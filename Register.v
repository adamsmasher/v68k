==> flow/design.v <==
module Register #(parameter bits=32) (
  input CLK,
  input EN_A,
  input EN_B,
  input S,
  input [bits-1:0] D,
  output [bits-1:0] Q_A,
  output [bits-1:0] Q_B
);
reg [bits-1:0] contents;
always @(posedge CLK) begin
  if (EN_B && S) begin
    contents <= D;
  end
end
assign Q_A = EN_A ? contents : {bits{1'bz}};
assign Q_B = EN_B ? contents : {bits{1'bz}};
endmodule
Tool chain data of Register
Tool output for the design above, in the order of the flow. Lines are those of the file above, counted from 1. Operators carry their Yosys type and port widths (W data, S select, Z words). Library cell names are shortened. A cell with - has no value.

Design top: Register. Clock: CLK. Cell library: sky130hd. Library corner: tt_025C_1v80.

After elaboration
Counts by Yosys on the flattened word-level netlist (proc, flatten, opt, wreduce; memories kept). Register bits leave out memories and registers merged into their read ports (data or address); mux counts leave out enables and synchronous resets folded into registers. Print and check cells are left out. Cells with the same type and inputs are merged into one.

Under bits in read-only memories stands 0. The entry for cells after elaboration reads 4. The entry for memories reads 0. Under register bits stands 32. Under bits in writable memories stands 0. Under word width x clocked read ports stands 0. The figure for bits in latches is 0. Output and inout bits: 64.

Under eq/ne operators stands 0. For $add $sub $neg the number is 0. For multiplexer cells the number is 2. Under order comparisons stands 0. The entry for divide/modulo/power cells reads 0. The figure for bitwise logic cells is 0. The figure for reduce/logical cells is 1. Shifts and indexed selects: 0. Multipliers: 0.

Operators with widths (number): $mux W32 (2); $logic_and A1 B1 Y1 (1).

Logic depth
Yosys ltp: most cells in a row. Word level: on the elaborated netlist, between registers, memories and ports. Mapped: between sequential cells and ports; inverters and the memories' decode and read muxes count.

For word-level depth the number is 1. The figure for ABC_AREA is 0. Under mapped depth stands 1. Gate-level depth less buffers: 1.

Synthesis result
Yosys stat after the flow's synthesis: flattened, memories mapped to cells. It holds for the ABC_AREA given above (unset counts as 0); a run with the other value may have another netlist.

The figure for standard cells after synthesis is 65. The figure for flip-flops is 32. The figure for chip area (Yosys) is 1207.4 um2. The figure for buffer cells is 32. The figure for sequential area is 960.9 um2.

Cell types (number): edfxtp_1 (32); buf_4 (32); and2_1 (1).

Worst setup path after synthesis
OpenSTA on the mapped netlist: ideal clock, no wires. The path of least setup slack (recovery checks aside). Input and output delay are each 20% of the period. Register names are those of the netlist, which keeps one name where synthesis merged equal registers.

Path kind: input port to flip-flop. From: in EN_B. To: reg contents[0]. Under arrival time stands 1.231 ns. The entry for time at the first pin reads 0.436 ns. For path delay the number is 1.187 ns. The entry for input delay reads 0.436 ns. Setup slack: 0.557 ns. For setup time the number is 0.392 ns. For stages the number is 1. The entry for clock period reads 2.18 ns. Synthesis period reached: 1.623 ns.

"path delay" is the arrival time less input delay plus setup time. "stages" counts driving pins, that of a launching flip-flop among them; a cell with two outputs on the path counts twice. "synthesis period reached" = period - worst setup slack (recovery checks aside). The figure is calculated, with input and output delays left at 20% of the set period. Between the ends stands the longest chain of elaborated cells between them, by number of cells; it is not shown to be the way that was timed. Of several equally long chains one is given. A line is the first line of the expression or statement that the cell stems from. Yosys adds cells for indexed reads and writes and turns some case tables into memories.

Cell sequence: and2_1. Cells in the longest elaborated chain: 1. Under elaborated cells between the ends (all ways) stands 1. The entry for RTL lines with such cells reads 1. Classes of those cells: 1 x reduce/logical.

RTL lines, path after synthesis: start: declaration (RTL line 4) `input EN_B,`; $logic_and A1 B1 Y1 (RTL line 12) `if (EN_B && S) begin`; end: assignment (RTL line 13) `contents <= D;`; end: declaration (RTL line 10) `reg [bits-1:0] contents;`.

Timing after layout
From the final timing report of flow run A: the path of least setup slack in the routed layout; clock arrival at registers is part of the times.

Path kind: flip-flop to output port. From: reg contents[12]. To: out Q_A[12]. The entry for clock period reads 0.974 ns. For stages the number is 2. Setup slack: -0.12 ns. The figure for output delay is 0.19 ns. Under arrival time stands 0.90 ns. The entry for time at the first pin reads 0.32 ns.

Between the ends stands the longest chain of elaborated cells between them, by number of cells; it is not shown to be the way that was timed. Of several equally long chains one is given.

Cell sequence: edfxtp_1 > buf_2. Cells in the longest elaborated chain: 1. Under elaborated cells between the ends (all ways) stands 1. The entry for RTL lines with such cells reads 1. Classes of those cells: 1 x mux.

RTL lines, path post-layout: start: declaration (RTL line 10) `reg [bits-1:0] contents;`; start: assignment (RTL line 13) `contents <= D;`; $mux W32 (RTL line 16) `assign Q_A = EN_A ? contents : {bits{1'bz}};`; end: declaration (RTL line 7) `output [bits-1:0] Q_A,`.

FLOW RESULTS
============

Record of 2 stored runs of the RTL-to-layout flow on Register, platform sky130hd. The runs are unordered. Constraints: input delay and output delay 20% of the set period each, output load 0.01 pF. "period achieved": clock period set for the run, less the worst setup slack. It is reckoned from that one timing run; input and output delays stay at 20% of the period that was set. "worst path time": the worst setup path's part of the clock period (all of it between registers, 20% less for each end at a port) less its slack. A launch clock that arrives late makes it longer, a capture clock that arrives late makes it shorter. By "total design power" is meant OpenSTA's value without simulated activity: inputs other than the clock are taken to toggle once in ten clock periods, and the tool carries that through the logic.

Files of flow run A:
==> flow/run.sh <==
#!/bin/bash
# the make line also repeats the synthesis and layout settings of config.mk as NAME=value (left out here)
make -C /OpenROAD-flow-scripts/flow DESIGN_CONFIG=/design/flow/config.mk WORK_HOME=/design/flow/orfs CLKGATE_MAP_FILE= finish
==> flow/config.mk <==
export PLATFORM = sky130hd
export DESIGN_NAME = Register
export DESIGN_NICKNAME = Register
export VERILOG_FILES = /design/flow/design.v
export SDC_FILE = /design/flow/constraint.sdc
export NUM_CORES = 4
export LEC_CHECK = 0
export CAP_MARGIN = 20
export CORE_MARGIN = 2
export CORE_UTILIZATION = 40
export SLEW_MARGIN = 20
==> flow/constraint.sdc <==
create_clock -name core_clock -period 0.974 [get_ports {CLK}]
set_input_delay 0.1948 -clock core_clock [delete_from_list [all_inputs] [get_ports {CLK}]]
set_output_delay 0.1948 -clock core_clock [all_outputs]
set_load 0.01 [all_outputs]

Results of flow run A. The Yosys chip area after synthesis stands at 1,207.4 um2. The total die area comes to 3,473.9 um2. The worst path time reads 0.90 ns. Type of the worst setup path: flip-flop to output port. For the setup slack of the worst path the run shows -0.122 ns. The standard-cell area after routing comes to 1,775.5 um2. The setup TNS comes to -5.458 ns. For the period achieved the run shows 1.096 ns. The total design power is 0.002789 W. The smallest hold slack comes to 0.416 ns. The post-route utilization stands at 63.3 %.

Files of flow run B:
==> flow/run.sh <==
#!/bin/bash
# the make line also repeats the synthesis and layout settings of config.mk as NAME=value (left out here)
make -C /OpenROAD-flow-scripts/flow DESIGN_CONFIG=/design/flow/config.mk WORK_HOME=/design/flow/orfs CLKGATE_MAP_FILE= finish
==> flow/config.mk <==
export PLATFORM = sky130hd
export DESIGN_NAME = Register
export DESIGN_NICKNAME = Register
export VERILOG_FILES = /design/flow/design.v
export SDC_FILE = /design/flow/constraint.sdc
export NUM_CORES = 4
export LEC_CHECK = 0
export CAP_MARGIN = 20
export CORE_MARGIN = 4
export CORE_UTILIZATION = 43
export CTS_CLUSTER_DIAMETER = 222
export MAX_ROUTING_LAYER = met4
export MIN_ROUTING_LAYER = met2
export PLACE_DENSITY_LB_ADDON = 0.28
export SETUP_SLACK_MARGIN = -0.18
export SLEW_MARGIN = 20
export TNS_END_PERCENT = 100
==> flow/constraint.sdc <==
create_clock -name core_clock -period 1.87 [get_ports {CLK}]
set_input_delay 0.3740 -clock core_clock [delete_from_list [all_inputs] [get_ports {CLK}]]
set_output_delay 0.3740 -clock core_clock [all_outputs]
set_load 0.01 [all_outputs]

Results of flow run B. The smallest hold slack comes to 0.592 ns. The total design power is 0.001539 W. For the setup slack of the worst path the run shows 0.224 ns. The setup TNS comes to 0.000 ns. The post-route utilization stands at 79.9 %. The worst path time reads 1.27 ns. Type of the worst setup path: flip-flop to output port. For the period achieved the run shows 1.646 ns. The standard-cell area after routing comes to 2,052.0 um2. The Yosys chip area after synthesis stands at 1,207.4 um2. The total die area comes to 3,719.8 um2.
